==> flow/design.v <==
module top(input CLK, RXD, output TXD, LED0, LED1, LED2, LED3, LED4);
   reg  [0:23] 	data = {8'b01100001, 8'b01100010, 8'b01100011};
   wire [0:511] msg  = {data, 1'b1, 423'b0, 64'd24};
   wire [0:255] hash;
   sha256 _sha256(.clk(CLK), .reset(1'b1), .M(msg), .hash(hash));
   wire reset = 1;
   reg 	start, send;
   wire busy;
   reg  [6:0] pos;
   wire [7:0] ascii [0:15];
   wire [7:0] char = (pos < 64) ? ascii[hash[(pos * 4) +: 4]] : (pos == 65) ? 8'h0a : 8'h0d;
   reg [31:0] sec_clk;
   always @(negedge reset or posedge CLK) begin
      if(!reset)
	begin
	   pos   = 0;
	   send  = 0;
	   start = 0;
	   LED0  = 1;
	end
      else begin
	 if(busy)
	   send = 0;
	 if(!busy && !send && start)
	   begin
	      if(pos < 66)
		begin
		   pos = pos + 1;
		   send = 1;
		end
	      else start = 0;
	   end
	 if(!start && sec_clk == ((12000000 * 5)))
	   begin
	      pos   = 0;
	      send  = 1;
	      start = 1;
	      sec_clk <= 0;
	   end
	 else
	   sec_clk <= sec_clk + 1;
      end
   end
   uart_tx tx(.clk(CLK), .tx(TXD), .send(send), .data(char), .busy(busy));
   assign LED1 = 0;
   assign LED2 = 0;
   assign LED3 = 0;
   assign LED4 = 0;
   assign ascii[ 0] = 8'h30;
   assign ascii[ 1] = 8'h31;
   assign ascii[ 2] = 8'h32;
   assign ascii[ 3] = 8'h33;
   assign ascii[ 4] = 8'h34;
   assign ascii[ 5] = 8'h35;
   assign ascii[ 6] = 8'h36;
   assign ascii[ 7] = 8'h37;
   assign ascii[ 8] = 8'h38;
   assign ascii[ 9] = 8'h39;
   assign ascii[10] = 8'h61;
   assign ascii[11] = 8'h62;
   assign ascii[12] = 8'h63;
   assign ascii[13] = 8'h64;
   assign ascii[14] = 8'h65;
   assign ascii[15] = 8'h66;
endmodule
module sha256(input clk, reset, input wire [0:511] M, output wire [0:255] hash);
   genvar i;
   wire [0:31] h   [0:7];
   wire [0:31] k   [0:63];
   wire [0:31] w   [0:63];
   wire [0:31] r   [0:64][0:7];
   wire [0:31] tmp [0:64];
   generate
      for(i = 0; i < 16; i = i+1)
	assign w[i] = M[ (i*32) +: 32 ];
      for(i = 16; i < 64; i = i+1)
	assign w[i] = (((w[i-15] >> 7) | (w[i-15] << (32 - 7))) ^ ((w[i-15] >> 18) | (w[i-15] << (32 - 18))) ^ (w[i-15] >>  3)) + w[i-7] + (((w[i- 2] >> 17) | (w[i- 2] << (32 - 17))) ^ ((w[i- 2] >> 19) | (w[i- 2] << (32 - 19))) ^ (w[i- 2] >> 10)) + w[i-16];
      sha256_r4 r0(.a0(h[0]), .b0(h[1]), .c0(h[2]), .d0(h[3]),
		   .e0(h[4]), .f0(h[5]), .g0(h[6]), .h0(h[7]),
		   .k1(k[0]), .k2(k[1]), .k3(k[2]), .k4(k[3]),
		   .w1(w[0]), .w2(w[1]), .w3(w[2]), .w4(w[3]),
		   .a4(r[0][0]), .b4(r[0][1]), .c4(r[0][2]), .d4(r[0][3]),
		   .e4(r[0][4]), .f4(r[0][5]), .g4(r[0][6]), .h4(r[0][7]));
      for(i = 1; i < 16; i = i+1) begin : r4_loop
	 sha256_r4 rI(.a0(r[i-1][0]), .b0(r[i-1][1]), .c0(r[i-1][2]), .d0(r[i-1][3]),
		      .e0(r[i-1][4]), .f0(r[i-1][5]), .g0(r[i-1][6]), .h0(r[i-1][7]),
		      .k1(k[(i*4)+0]), .k2(k[(i*4)+1]), .k3(k[(i*4)+2]), .k4(k[(i*4)+3]),
		      .w1(w[(i*4)+0]), .w2(w[(i*4)+1]), .w3(w[(i*4)+2]), .w4(w[(i*4)+3]),
		      .a4(r[i][0]), .b4(r[i][1]), .c4(r[i][2]), .d4(r[i][3]),
		      .e4(r[i][4]), .f4(r[i][5]), .g4(r[i][6]), .h4(r[i][7]));
      end
      for(i = 0; i < 8; i = i+1)
	assign hash[ (i*32) +: 32 ] = h[i] + r[15][i];
   endgenerate
   assign h[0] = 32'h6a09e667;
   assign h[1] = 32'hbb67ae85;
   assign h[2] = 32'h3c6ef372;
   assign h[3] = 32'ha54ff53a;
   assign h[4] = 32'h510e527f;
   assign h[5] = 32'h9b05688c;
   assign h[6] = 32'h1f83d9ab;
   assign h[7] = 32'h5be0cd19;
   assign k[ 0] = 32'h428a2f98;
   assign k[ 1] = 32'h71374491;
   assign k[ 2] = 32'hb5c0fbcf;
   assign k[ 3] = 32'he9b5dba5;
   assign k[ 4] = 32'h3956c25b;
   assign k[ 5] = 32'h59f111f1;
   assign k[ 6] = 32'h923f82a4;
   assign k[ 7] = 32'hab1c5ed5;
   assign k[ 8] = 32'hd807aa98;
   assign k[ 9] = 32'h12835b01;
   assign k[10] = 32'h243185be;
   assign k[11] = 32'h550c7dc3;
   assign k[12] = 32'h72be5d74;
   assign k[13] = 32'h80deb1fe;
   assign k[14] = 32'h9bdc06a7;
   assign k[15] = 32'hc19bf174;
   assign k[16] = 32'he49b69c1;
   assign k[17] = 32'hefbe4786;
   assign k[18] = 32'h0fc19dc6;
   assign k[19] = 32'h240ca1cc;
   assign k[20] = 32'h2de92c6f;
   assign k[21] = 32'h4a7484aa;
   assign k[22] = 32'h5cb0a9dc;
   assign k[23] = 32'h76f988da;
   assign k[24] = 32'h983e5152;
   assign k[25] = 32'ha831c66d;
   assign k[26] = 32'hb00327c8;
   assign k[27] = 32'hbf597fc7;
   assign k[28] = 32'hc6e00bf3;
   assign k[29] = 32'hd5a79147;
   assign k[30] = 32'h06ca6351;
   assign k[31] = 32'h14292967;
   assign k[32] = 32'h27b70a85;
   assign k[33] = 32'h2e1b2138;
   assign k[34] = 32'h4d2c6dfc;
   assign k[35] = 32'h53380d13;
   assign k[36] = 32'h650a7354;
   assign k[37] = 32'h766a0abb;
   assign k[38] = 32'h81c2c92e;
   assign k[39] = 32'h92722c85;
   assign k[40] = 32'ha2bfe8a1;
   assign k[41] = 32'ha81a664b;
   assign k[42] = 32'hc24b8b70;
   assign k[43] = 32'hc76c51a3;
   assign k[44] = 32'hd192e819;
   assign k[45] = 32'hd6990624;
   assign k[46] = 32'hf40e3585;
   assign k[47] = 32'h106aa070;
   assign k[48] = 32'h19a4c116;
   assign k[49] = 32'h1e376c08;
   assign k[50] = 32'h2748774c;
   assign k[51] = 32'h34b0bcb5;
   assign k[52] = 32'h391c0cb3;
   assign k[53] = 32'h4ed8aa4a;
   assign k[54] = 32'h5b9cca4f;
   assign k[55] = 32'h682e6ff3;
   assign k[56] = 32'h748f82ee;
   assign k[57] = 32'h78a5636f;
   assign k[58] = 32'h84c87814;
   assign k[59] = 32'h8cc70208;
   assign k[60] = 32'h90befffa;
   assign k[61] = 32'ha4506ceb;
   assign k[62] = 32'hbef9a3f7;
   assign k[63] = 32'hc67178f2;
endmodule
module sha256_r4
  (input  wire [0:31] a0, b0, c0, d0, e0, f0, g0, h0,
   input  wire [0:31] k1, k2, k3, k4, w1, w2, w3, w4,
   output wire [0:31] a4, b4, c4, d4, e4, f4, g4, h4);
   wire [0:31] tmp1 = h0 + k1 + w1 + ((e0 & f0) ^ ((~e0) & g0)) + (((e0 >> 6) | (e0 << (32 - 6))) ^ ((e0 >> 11) | (e0 << (32 - 11))) ^ ((e0 >> 25) | (e0 << (32 - 25))));
   wire [0:31] a1 = tmp1 + ((a0 & b0) ^ (a0 & c0) ^ (b0 & c0)) + (((a0 >> 2) | (a0 << (32 - 2))) ^ ((a0 >> 13) | (a0 << (32 - 13))) ^ ((a0 >> 22) | (a0 << (32 - 22))));
   wire [0:31] e1 = tmp1 + d0;
   wire [0:31] tmp2 = g0 + k2 + w2 + ((e1 & e0) ^ ((~e1) & f0)) + (((e1 >> 6) | (e1 << (32 - 6))) ^ ((e1 >> 11) | (e1 << (32 - 11))) ^ ((e1 >> 25) | (e1 << (32 - 25))));
   wire [0:31] a2 = tmp2 + ((a1 & a0) ^ (a1 & b0) ^ (a0 & b0)) + (((a1 >> 2) | (a1 << (32 - 2))) ^ ((a1 >> 13) | (a1 << (32 - 13))) ^ ((a1 >> 22) | (a1 << (32 - 22))));
   wire [0:31] e2 = tmp2 + c0;
   wire [0:31] tmp3 = f0 + k3 + w3 + ((e2 & e1) ^ ((~e2) & e0)) + (((e2 >> 6) | (e2 << (32 - 6))) ^ ((e2 >> 11) | (e2 << (32 - 11))) ^ ((e2 >> 25) | (e2 << (32 - 25))));
   wire [0:31] a3 = tmp3 + ((a2 & a1) ^ (a2 & a0) ^ (a1 & a0)) + (((a2 >> 2) | (a2 << (32 - 2))) ^ ((a2 >> 13) | (a2 << (32 - 13))) ^ ((a2 >> 22) | (a2 << (32 - 22))));
   wire [0:31] e3 = tmp3 + b0;
   wire [0:31] tmp4 = e0 + k4 + w4 + ((e3 & e2) ^ ((~e3) & e1)) + (((e3 >> 6) | (e3 << (32 - 6))) ^ ((e3 >> 11) | (e3 << (32 - 11))) ^ ((e3 >> 25) | (e3 << (32 - 25))));
   assign a4 = tmp4 + ((a3 & a2) ^ (a3 & a1) ^ (a2 & a1)) + (((a3 >> 2) | (a3 << (32 - 2))) ^ ((a3 >> 13) | (a3 << (32 - 13))) ^ ((a3 >> 22) | (a3 << (32 - 22))));
   assign b4 = a3;
   assign c4 = a2;
   assign d4 = a1;
   assign e4 = a0 + tmp4;
   assign f4 = e3;
   assign g4 = e2;
   assign h4 = e1;
endmodule
`timescale 1ns / 1ps
module uart_tx
  #(parameter CLKFREQ=12000000, BAUD=115200)
   (
    input wire 	     clk,
    input wire 	     send,
    input wire [7:0] data,
    output reg 	     tx,
    output wire      busy
    );
   initial tx <= 1'b1;
   reg [6:0] clk_count = 7'b0;
   always @(posedge clk)
     clk_count <= (baud_clk)? 0 : clk_count + 1;
   wire baud_clk = (clk_count == (CLKFREQ/BAUD)-1);
   reg [9:0]   buff = 10'b1111111111;
   reg [3:0]   len = 0;
   assign busy = (len < 10);
   always @(posedge clk)
     begin
	if (!busy && send) begin
	   buff <= { 1'b1, data[7:0], 1'b0 };
	   len = 4'd0;
	   tx <= 1;
	end
	else if (busy && baud_clk) begin
	   tx <= buff[len];
	   len = len + 1;
	end
     end
endmodule
module uart_rx
  #(parameter CLKFREQ=12000000, BAUD=115200)
   (
    input 	     clk,
    input 	     rx,
    output 	     ready,
    output reg [7:0] data
    );
   initial data <= 8'b0;
   reg [6:0] clk_count = 7'b0;
   always @(posedge clk)
     if (frame)  clk_count <= (baud_clk0) ? 0 : clk_count + 1;
     else        clk_count <= 0;
   wire      baud_clk0 = (clk_count == (CLKFREQ/BAUD)-1);
   wire      baud_clk1 = (clk_count == ((CLKFREQ/BAUD)-1)/2);
   reg [3:0] i = 4'hf;
   assign ready = ((i == 4'd8) && rx);
   wire      frame = (i <= 8 || i == 4'hf);
   wire      reset = (!rx && !frame);
   always @(posedge reset or posedge baud_clk1)
     begin
	if (reset) begin
	   i <= 4'hf;
	   data <= 8'd0;
	end else begin
	   if(frame) begin
	      if (i < 8)
		data[i] <= rx;
	      i <= i + 1;
	   end
	end
     end
endmodule
[From RTL to reports: top]
The steps from the RTL of top to its reports follow in flow order.
Line numbers count from 1 in the design file above.
The mark - stands for no value.
Inputs
  design top: top
  clock: CLK
  library: sky130hd
  library corner: tt_025C_1v80

[Elaborated design]
Source: Yosys, flattened and elaborated, memories not mapped. Widths are those after wreduce. Registers that Yosys merges into a memory's read port (data or address) are not register bits. Print and check cells do not count. Equal cells are merged and count once.
Storage and ports
  flip-flop bits (word level): 62
  bits in latches: 0
  bits in writable memories: 0
  memory bits (read-only): 0
  word width x clocked read ports: 0
  memories: 0
  input bits: 2
  output and inout port bits: 6
  elaborated cells: 54
Cells by class
  add/subtract/negate cells: 5
  multiply operators: 0
  divide/modulo/power cells: 0
  magnitude comparators: 3
  eq/ne operators: 18
  shift operators: 2
  mux-type cells: 8
  bitwise logic cells: 0
  reductions and logical operators: 10
Operators with widths (count)
  256-bit by 10-bit indexed select with 4-bit output (first input constant): 1
  8-bit case mux with 16-bit select: 1
  32-bit by 1-bit adder with 32-bit output (second input constant): 1
  32-bit by 26-bit equality test with 1-bit output (second input constant): 1
  4-bit equality test (second input constant): 8
  4-bit by 3-bit equality test with 1-bit output (second input constant): 4
  7-bit by 1-bit adder with 7-bit output (second input constant): 2
  7-bit < comparator (second input constant): 2
  7-bit equality test (second input constant): 2
  10-bit by 4-bit indexed select with 1-bit output: 1
  8-bit by 9-bit subtractor with 10-bit output (first input constant): 1
  4-bit by 2-bit equality test with 1-bit output (second input constant): 2
  8-bit 2-to-1 mux: 1
  1-bit logical AND: 5
  1-bit 2-to-1 mux: 5
  4-bit by 1-bit adder with 4-bit output (second input constant): 1
  4-bit by 1-bit equality test with 1-bit output (second input constant): 1
  4-bit < comparator (second input constant): 1
  4-bit logical NOT: 1
  1-bit logical NOT: 3
  3-bit 2-to-1 mux: 1
  2-bit AND reduction: 1

[Depth]
Depth = most cells in a row (Yosys ltp): at word level without a register or memory, in the mapped netlist without a sequential cell, where the memories' decode and read muxes count.
Depth
  depth in word-level cells: 8
  ABC_AREA: 0
  depth in mapped cells: 8
  gate-level depth less buffers: 8

[After synthesis]
Yosys stat after the flow's synthesis: flattened, memories mapped to cells. It holds for the ABC_AREA given above (unset counts as 0); a run with the other value may have another netlist.
Totals and module areas in this step are rounded.
Synthesis totals
  cell count: 356
  chip area (Yosys): 3290 µm²
  sequential area: 1330 µm²
  flip-flops: 62
Cells by type
  sky130_fd_sc_hd__dfxtp_1: count 53, area in all 1.06E+03 µm²
  sky130_fd_sc_hd__edfxtp_1: count 9, area in all 270.259 µm²
  sky130_fd_sc_hd__xnor2_1: count 28, area in all 245.235 µm²
  sky130_fd_sc_hd__nor2_1: count 39, area in all 146.39 µm²
  sky130_fd_sc_hd__xor2_1: count 13, area in all 113.859 µm²
  sky130_fd_sc_hd__nand2_1: count 25, area in all 93.84 µm²
  sky130_fd_sc_hd__nand3_1: count 18, area in all 90.086 µm²
  sky130_fd_sc_hd__o21ai_0: count 17, area in all 85.082 µm²
  sky130_fd_sc_hd__ha_1: count 6, area in all 75.072 µm²
  sky130_fd_sc_hd__nand4_1: count 11, area in all 68.816 µm²
  sky130_fd_sc_hd__buf_4: count 9, area in all 67.565 µm²
  sky130_fd_sc_hd__and4_1: count 6, area in all 52.55 µm²
  sky130_fd_sc_hd__mux4_2: count 2, area in all 45.043 µm²
  sky130_fd_sc_hd__and3_1: count 7, area in all 43.792 µm²
  sky130_fd_sc_hd__buf_2: count 8, area in all 40.038 µm²
  sky130_fd_sc_hd__nor3_1: count 8, area in all 40.038 µm²
  sky130_fd_sc_hd__a211oi_1: count 5, area in all 37.536 µm²
  sky130_fd_sc_hd__nand2b_1: count 6, area in all 37.536 µm²
Other cell types: 47; their cells: 86.
By module: a second synthesis without flattening, with its own total; a netlist apart from the flattened one above.
Unflattened totals
  cells (unflattened synthesis): 96245
  area total of the unflattened synthesis: 802000 µm²
Each row is one instance without its submodules.
By module
  sha256_r4: times used 16, cells 4609, area 37700 µm²
  sha256: times used 1, cells 21863, area 193000 µm²
  top: times used 1, cells 561, area 5490 µm²
  uart_tx: times used 1, cells 77, area 897 µm²

[Worst setup path after synthesis]
OpenSTA on the mapped netlist: ideal clock, no wires. The path of least setup slack (recovery checks aside). Input and output delay are each 20% of the period. Register names are those of the netlist, which keeps one name where synthesis merged equal registers.
Timing post-synthesis
  kind: reg-to-reg
  start point: register pos[0]
  end point: register tx.buff[2]
  period: 2.18 ns
  setup time: 0.259 ns
  arrival: 1.725 ns
  required time: 1.921 ns
  path slack: 0.196 ns
  path delay: 1.984 ns
  stages on the path: 8
  synthesis period reached: 1.984 ns
"path delay" is the arrival time less input delay plus setup time.
"stages on the path": output pins that drive a net of the path, with the launching flip-flop's if there is one; two outputs of one cell count as two.
"synthesis period reached" = period - worst setup slack (recovery checks aside). The figure is calculated, with input and output delays left at 20% of the set period.
The rows between start and end are the longest chain of elaborated cells between them; the timing report does not say that the signal goes this way. Where chains are equally long, one stands for them.
Each line given opens the expression or statement behind the cell; cells for indexed reads and writes are added by Yosys, which also makes memories of some case tables.
At most two assigning lines are given for a register; there are more.
On the way, post-synthesis
  cell sequence: sky130_fd_sc_hd__dfxtp_1 > sky130_fd_sc_hd__buf_6 > sky130_fd_sc_hd__or3_4 > sky130_fd_sc_hd__a21oi_2 > sky130_fd_sc_hd__a2111oi_2 > sky130_fd_sc_hd__a311oi_4 > sky130_fd_sc_hd__nor3_1 > sky130_fd_sc_hd__a211o_1
  cells in the longest elaborated chain: 5
  elaborated cells between the ends (all ways): 23
  source lines of those cells: 1
  those cells by class: add/sub: 1; compare: 1; eq/ne: 16; shift: 1; mux: 3; reduce/logical: 1
Ends and longest elaborated chain, post-synthesis
  start: declaration: RTL line 9  | reg  [6:0] pos;
  start: assignment: RTL line 16  | pos = 0;
  start: assignment: RTL line 28  | pos = pos + 1;
  8-bit by 9-bit subtractor with 10-bit output
  256-bit by 10-bit indexed select with 4-bit output: RTL line 11  | wire [7:0] char = (pos < 64) ? ascii[hash[(pos * 4) +: 4]] : (pos == 65) ? 8'h0a : 8'h0d;
  4-bit equality test: RTL line 11
  8-bit case mux with 16-bit select: RTL line 11
  8-bit 2-to-1 mux: RTL line 11
  end: assignment: RTL line 212  | buff <= { 1'b1, data[7:0], 1'b0 };
  end: declaration: RTL line 206  | reg [9:0]   buff = 10'b1111111111;

[Path in the finished layout]
From the final timing report of record 1: the path of least setup slack in the routed layout; clock arrival at registers is part of the times.
Timing after layout
  kind: reg-to-reg
  start point: register pos[3]
  end point: register tx.buff[2]
  period: 1.23 ns
  setup time: 0.24 ns
  arrival: 2.10 ns
  required time: 1.31 ns
  path slack: -0.79 ns
  stages on the path: 8
The rows between start and end are the longest chain of elaborated cells between them; the timing report does not say that the signal goes this way. Where chains are equally long, one stands for them.
At most two assigning lines are given for a register; there are more.
On the way, after layout
  cell sequence: sky130_fd_sc_hd__dfxtp_4 > sky130_fd_sc_hd__buf_6 > sky130_fd_sc_hd__or2b_1 > sky130_fd_sc_hd__o32ai_2 > sky130_fd_sc_hd__a2111oi_4 > sky130_fd_sc_hd__a311oi_4 > sky130_fd_sc_hd__nor3_2 > sky130_fd_sc_hd__a211o_1
  cells in the longest elaborated chain: 5
  elaborated cells between the ends (all ways): 23
  source lines of those cells: 1
  those cells by class: add/sub: 1; compare: 1; eq/ne: 16; shift: 1; mux: 3; reduce/logical: 1
Ends and longest elaborated chain, after layout
  start: declaration: RTL line 9  | reg  [6:0] pos;
  start: assignment: RTL line 16  | pos = 0;
  start: assignment: RTL line 28  | pos = pos + 1;
  8-bit by 9-bit subtractor with 10-bit output
  256-bit by 10-bit indexed select with 4-bit output: RTL line 11  | wire [7:0] char = (pos < 64) ? ascii[hash[(pos * 4) +: 4]] : (pos == 65) ? 8'h0a : 8'h0d;
  4-bit equality test: RTL line 11
  8-bit case mux with 16-bit select: RTL line 11
  8-bit 2-to-1 mux: RTL line 11
  end: assignment: RTL line 212  | buff <= { 1'b1, data[7:0], 1'b0 };
  end: declaration: RTL line 206  | reg [9:0]   buff = 10'b1111111111;

Ticket comment

Settings and measured results of 2 stored flow runs for module top (sky130hd), not sorted in any way. The constraints put input and output delay at 20% of the set period each and load the outputs with 0.01 pF.
"achieved clock period" = clock period - worst setup slack. The figure is calculated, with input and output delays left at 20% of the set period.
"worst setup path time" = time allowed to the worst setup path (clock period - input delay - output delay, where it has them) - its slack; a late launch clock adds to it, a late capture clock takes from it.
"power" rests on the timing tool's default activity at the inputs, not on a simulated workload.
The results are shown rounded.

==> record 1: settings <==
{ "period_ns": 1.23, "CAP_MARGIN": 20, "CORE_MARGIN": 2, "CORE_UTILIZATION": 40, "SLEW_MARGIN": 20 }
==> record 1: results <==
worst hold slack in the final report: 0.453 ns
setup slack of the critical path: -0.785 ns
area inside the die boundary: 8960 µm²
utilization in the final report: 64.0%
achieved clock period: 2.015 ns
setup total negative slack: -20.9 ns
power: 3.90 mW
worst setup path time: 2.02 ns
critical path kind: reg-to-reg
Yosys chip area after synthesis: 3290 µm²
standard-cell area after layout: 5180 µm²

==> record 2: settings <==
{ "period_ns": 1.57, "CORE_UTILIZATION": 49, "PLACE_DENSITY": 0.49, "CELL_PAD_IN_SITES_DETAIL_PLACEMENT": 2, "ABC_AREA": 0, "GPL_TIMING_DRIVEN": 1, "CTS_CLUSTER_SIZE": 77, "CAP_MARGIN": 0, "MIN_ROUTING_LAYER": "met1", "CORE_MARGIN": 2, "SLEW_MARGIN": 20 }
==> record 2: results <==
no final report: placement broke off with DPL-0033
